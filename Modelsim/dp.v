==> flow/design.v <==
module dp (
in_clka,       in_clkb,       in_restart,    in_cmd, 
in_sel_a,      in_sel_b,      in_sel_c,      in_sel_d,
in_inserted_5, in_inserted_1, in_inserted_05, in_inserted_025,
out_stock_a,   out_stock_b,   out_stock_c,   out_stock_d, 
out_csel_a,    out_csel_b,    out_csel_c,    out_csel_d,
out_spit_a,    out_spit_b,    out_spit_c,    out_spit_d,
out_change,
out_change_1, out_change_05, out_change_025, out_sol_ok
);
parameter SITEM_CMD = 2'b00, SMONEY_CMD = 2'b01, CLEAR_CMD = 2'b10, START_CMD = 2'b11;
parameter ITEM_PRICE_A = 16'b1110, ITEM_PRICE_B = 16'b1100, ITEM_PRICE_C = 16'b1010, ITEM_PRICE_D = 16'b1000;
parameter DOLLAR_1_NUM = 8'b10, DOLLAR_05_NUM = 8'b10, DOLLAR_025_NUM = 8'b00;
input wire in_clka, in_clkb, in_restart;
input wire [1:0] in_cmd;
input wire in_inserted_5;
input wire in_inserted_1;
input wire in_inserted_05;
input wire in_inserted_025;
input wire in_sel_a;
input wire in_sel_b;
input wire in_sel_c;
input wire in_sel_d;
output wire signed [15:0] out_change;
output wire out_stock_a;
output wire out_stock_b;
output wire out_stock_c;
output wire out_stock_d;
output reg out_csel_a;
output reg out_csel_b;
output reg out_csel_c;
output reg out_csel_d;
output reg [7:0] out_change_1;
output reg out_change_05;
output reg out_change_025;
output reg out_spit_a;
output reg out_spit_b;
output reg out_spit_c;
output reg out_spit_d;
output wire out_sol_ok;
reg [7:0] item_a_num;
reg [7:0] item_b_num;
reg [7:0] item_c_num;
reg [7:0] item_d_num;
wire  [15:0] total_price;
reg  [15:0] inserted_money;
reg [7:0] dollar_1_num;
reg [7:0] dollar_05_num;
reg [7:0] dollar_025_num;
wire [7:0] out_change_1_sol1;
wire out_change_05_sol1;
wire out_change_025_sol1;
assign out_stock_a = (item_a_num == 0) ? 0 : 1;
assign out_stock_b = (item_b_num == 0) ? 0 : 1;
assign out_stock_c = (item_c_num == 0) ? 0 : 1;
assign out_stock_d = (item_d_num == 0) ? 0 : 1;
assign total_price = (in_cmd == CLEAR_CMD)?0:((out_csel_a ? ITEM_PRICE_A:0)+(out_csel_b ? ITEM_PRICE_B:0)+(out_csel_c ? ITEM_PRICE_C:0)+(out_csel_d ? ITEM_PRICE_D:0));
assign out_change = (in_cmd == CLEAR_CMD)?0:(inserted_money - total_price);
assign out_change_1_sol1 = out_change[15] ? 0:out_change[15:3];
assign out_change_05_sol1 = out_change[15] ? 0:out_change[2];
assign out_change_025_sol1 = out_change[15] ? 0:out_change[1];
assign out_sol_ok = (dollar_1_num>=out_change_1_sol1)&&(dollar_05_num>=out_change_05_sol1)&&(dollar_025_num>=out_change_025_sol1);
always @ (negedge in_clka)
begin
   if (in_restart) begin
   end else if (in_cmd == CLEAR_CMD) begin
      out_csel_a <= 0;
      out_csel_b <= 0;
      out_csel_c <= 0;
      out_csel_d <= 0;
      item_a_num <= 1;
      item_b_num <= 4;
      item_c_num <= 4;
      item_d_num <= 4;
      out_spit_a <= 0;
      out_spit_b <= 0;
      out_spit_c <= 0;
      out_spit_d <= 0;
      inserted_money <= 0;
      dollar_1_num <= DOLLAR_1_NUM;
      dollar_05_num <= DOLLAR_05_NUM;
      dollar_025_num <= DOLLAR_025_NUM;
   end else if (in_cmd == START_CMD) begin
      if (in_sel_a)
         out_csel_a <= (!out_stock_a) ? 0 : !out_csel_a;
      else
         out_csel_a <= out_csel_a;   
      if (in_sel_b)
         out_csel_b <= (!out_stock_b) ? 0 : !out_csel_b;
      else
         out_csel_b <= out_csel_b;  
      if (in_sel_c)
         out_csel_c <= (!out_stock_c) ? 0 : !out_csel_c;
      else
         out_csel_c <= out_csel_c;  
      if (in_sel_d)
         out_csel_d <= (!out_stock_d) ? 0 : !out_csel_d;
      else
         out_csel_d <= out_csel_d; 
      inserted_money <= inserted_money + (in_inserted_5 << 3) + (in_inserted_5<<5) + 
                        (in_inserted_1<<3) + 
                        (in_inserted_05<<2) + 
                        (in_inserted_025<<1);
      dollar_1_num <= dollar_1_num + in_inserted_1;
      dollar_05_num <= dollar_05_num + in_inserted_05;
      dollar_025_num <= dollar_025_num + in_inserted_025;
      out_change_1 <= 0;
      out_change_05 <= 0;
      out_change_025 <= 0;
      out_spit_a <= 0;
      out_spit_b <= 0;
      out_spit_c <= 0;
      out_spit_d <= 0;
   end else if (in_cmd == SITEM_CMD) begin
      if((inserted_money>=total_price)&&(out_sol_ok)) begin
         inserted_money <= inserted_money - total_price;
         out_spit_a <= out_csel_a;
         out_spit_b <= out_csel_b;
         out_spit_c <= out_csel_c;
         out_spit_d <= out_csel_d;
         out_csel_a <= 0;
         out_csel_b <= 0;
         out_csel_c <= 0;
         out_csel_d <= 0;
         item_a_num <= item_a_num - out_csel_a;
         item_b_num <= item_b_num - out_csel_b;
         item_c_num <= item_c_num - out_csel_c;
         item_d_num <= item_d_num - out_csel_d;
      end
   end else if (in_cmd == SMONEY_CMD) begin
      if((inserted_money>=total_price)&&(out_sol_ok)) begin
         inserted_money <= 0;
         out_spit_a <= out_csel_a;
         out_spit_b <= out_csel_b;
         out_spit_c <= out_csel_c;
         out_spit_d <= out_csel_d;
         out_csel_a <= 0;
         out_csel_b <= 0;
         out_csel_c <= 0;
         out_csel_d <= 0;
         item_a_num <= item_a_num - out_csel_a;
         item_b_num <= item_b_num - out_csel_b;
         item_c_num <= item_c_num - out_csel_c;
         item_d_num <= item_d_num - out_csel_d;
         out_change_1 <= out_sol_ok?out_change_1_sol1:inserted_money[15:3];
         out_change_05 <= out_sol_ok?out_change_05_sol1:inserted_money[2];
         out_change_025 <= out_sol_ok?out_change_025_sol1:inserted_money[1];
         dollar_1_num <= dollar_1_num - out_sol_ok?out_change_1_sol1:inserted_money[15:3];
         dollar_05_num <= dollar_05_num - out_sol_ok?out_change_05_sol1:inserted_money[2];
         dollar_025_num <= dollar_025_num - out_sol_ok?out_change_025_sol1:inserted_money[1];
      end
      else begin
         inserted_money <= 0;
         out_csel_a <= 0;
         out_csel_b <= 0;
         out_csel_c <= 0;
         out_csel_d <= 0;
         out_change_1 <= inserted_money[15:3];
         out_change_05 <= inserted_money[2];
         out_change_025 <= inserted_money[1];
         dollar_1_num <= dollar_1_num - inserted_money[15:3];
         dollar_05_num <= dollar_05_num - inserted_money[2];
         dollar_025_num <= dollar_025_num -   inserted_money[1];
      end
   end
   end
endmodule  
## Step by step through the tools: dp

The steps from the RTL of dp to its reports follow in flow order.
Line numbers count from 1 in the design file above.
Not given: n/a

| inputs | value |
|---|---|
| top | dp |
| clock port | in_clka |
| standard-cell library | sky130hd |
| library corner | tt_025C_1v80 |

## After elaboration

Source: Yosys, flattened and elaborated, memories not mapped. Widths are those after wreduce. Registers that Yosys merges into a memory's read port (data or address) are not register bits. Print and check cells do not count.

| operators by class | value |
|---|---|
| multiplexer cells | 87 |
| bitwise gates (word level) | 2 |
| multiply operators | 0 |
| div/mod/pow operators | 0 |
| shifts and indexed selects | 0 |
| equal/unequal tests | 11 |
| magnitude comparators | 4 |
| reduce/logical cells | 29 |
| add/sub/neg operators | 23 |

Operators with widths:

| operator | count |
|---|---|
| 2-to-1 mux 8 bit | 34 |
| 2-to-1 mux 16 bit | 5 |
| subtractor 8 x 1 -> 8 bit | 9 |
| 2-to-1 mux 1 bit | 43 |
| adder 16 x 4 -> 16 bit | 2 |
| subtractor 16 x 7 -> 16 bit | 2 |
| zero test 8 bit | 4 |
| adder 8 x 1 -> 8 bit | 3 |
| nonzero test 8 bit | 3 |
| AND reduction 4 bit | 5 |
| adder 16 x 2 -> 16 bit | 1 |
| adder 16 x 3 -> 16 bit | 1 |
| adder 16 x 6 -> 16 bit | 1 |
| greater-or-equal comparator 16 x 7 -> 1 bit | 1 |
| greater-or-equal comparator 8 x 1 -> 1 bit | 2 |
| 2-to-1 mux 4 bit | 4 |
| inequality test 3 bit (second input constant) | 5 |
| AND reduction 3 bit | 3 |
| subtractor 8 bit | 1 |
| greater-or-equal comparator 8 bit | 1 |
| adder 6 x 4 -> 7 bit | 1 |
| 2-to-1 mux 7 bit | 1 |
| nonzero test 3 bit | 2 |
| adder 5 x 4 -> 6 bit | 1 |
| adder 4 x 4 -> 5 bit | 1 |
| zero test 1 bit | 4 |
| == test 2 bit (second input constant) | 2 |
| inequality test 2 bit (second input constant) | 2 |

Not listed: further kinds 9, cells in them 12.

| bit counts | value |
|---|---|
| memories | 0 |
| ROM bits | 0 |
| latch bits | 0 |
| input port bits | 13 |
| bits in writable memories | 0 |
| elaborated cells | 175 |
| output and inout bits | 39 |
| flip-flop bits (word level) | 90 |
| word width x clocked read ports | 0 |

## Logic depth

Yosys ltp: most cells in a row. Word level: on the elaborated netlist, between registers, memories and ports. Mapped: between sequential cells and ports; inverters and the memories' decode and read muxes count.

| logic depth | value |
|---|---|
| word-level depth | 18 |
| ABC_AREA | 0 |
| mapped depth | 30 |

## After synthesis

The flow's flattened synthesis, as Yosys stat reports it; memories are mapped. The netlist is that of the ABC_AREA named above (0 if unset); the other value can give another one.

Cell types:

| cell | count | total area (um^2) |
|---|---|---|
| sky130_fd_sc_hd__edfxtp_1 | 90 | 2.7E+03 |
| sky130_fd_sc_hd__ha_1 | 55 | 688.16 |
| sky130_fd_sc_hd__xor2_1 | 38 | 332.819 |
| sky130_fd_sc_hd__nor2_1 | 74 | 277.766 |
| sky130_fd_sc_hd__xnor2_1 | 31 | 271.51 |
| sky130_fd_sc_hd__nand2_1 | 68 | 255.245 |
| sky130_fd_sc_hd__a21oi_1 | 44 | 220.211 |
| sky130_fd_sc_hd__nand3_1 | 28 | 140.134 |
| sky130_fd_sc_hd__nand4_1 | 22 | 137.632 |
| sky130_fd_sc_hd__fa_1 | 6 | 120.115 |
| sky130_fd_sc_hd__inv_1 | 29 | 108.854 |
| sky130_fd_sc_hd__nand2b_1 | 17 | 106.352 |
| sky130_fd_sc_hd__nor4_1 | 16 | 100.096 |
| sky130_fd_sc_hd__a211oi_1 | 13 | 97.594 |
| sky130_fd_sc_hd__clkbuf_1 | 25 | 93.84 |
| sky130_fd_sc_hd__o21ai_0 | 18 | 90.086 |
| sky130_fd_sc_hd__o22ai_1 | 13 | 81.328 |
| sky130_fd_sc_hd__and3_1 | 11 | 68.816 |

Not listed: further types 50, cells in them 131.

| mapped netlist | value |
|---|---|
| mapped cells | 729 |
| buffer cells | 40 |
| sequential area | 2,702.6 um^2 |
| flip-flops | 90 |
| cell area after synthesis | 6,886.6 um^2 |

Hand-over note for dp

dp through Yosys and OpenROAD on sky130hd: 2 stored runs, unordered, with their settings and measured results. The constraints put input and output delay at 20% of the set period each and load the outputs with 0.01 pF.
By "total power after layout" is meant OpenSTA's value without simulated activity: inputs other than the clock are taken to toggle once in ten clock periods, and the tool carries that through the logic.
Among the settings, n/a means not set for that run.

| run name | period_ns | CORE_UTILIZATION | PLACE_DENSITY | CORE_ASPECT_RATIO | CELL_PAD_IN_SITES_GLOBAL_PLACEMENT | CELL_PAD_IN_SITES_DETAIL_PLACEMENT | GPL_ROUTABILITY_DRIVEN | CAP_MARGIN | CORE_MARGIN | SLEW_MARGIN | SETUP_SLACK_MARGIN | PLACE_DENSITY_LB_ADDON | HOLD_SLACK_MARGIN | TNS_END_PERCENT | GPL_TIMING_DRIVEN | CTS_CLUSTER_SIZE | MIN_ROUTING_LAYER | total power after layout (W) | chip area after synthesis (Yosys) (um^2) | full die area (um^2) | setup slack of the critical path (ns) | total negative slack (ns) | standard-cell area after routing (um^2) |
|---|---|---|---|---|---|---|---|---|---|---|---|---|---|---|---|---|---|---|---|---|---|---|---|
| job 1 | 14.2 | 49 | 0.6 | 1.8 | 2 | 0 | 0 | 20 | 2 | 20 | n/a | n/a | n/a | n/a | n/a | n/a | n/a | 0.001639 | 6,886.6 | 15,059.3 | -0.649 | -0.887 | 9,221.3 |
| job 2 | 24.1 | 40 | n/a | 1.01 | 0 | n/a | 1 | 20 | 2 | 25 | 1.4 | 0.3 | 0.17 | 20 | 0 | 63 | met2 | 0.0008695 | 6,886.6 | 18,282.0 | 1.436 | 0.000 | 8,535.7 |

End of note.
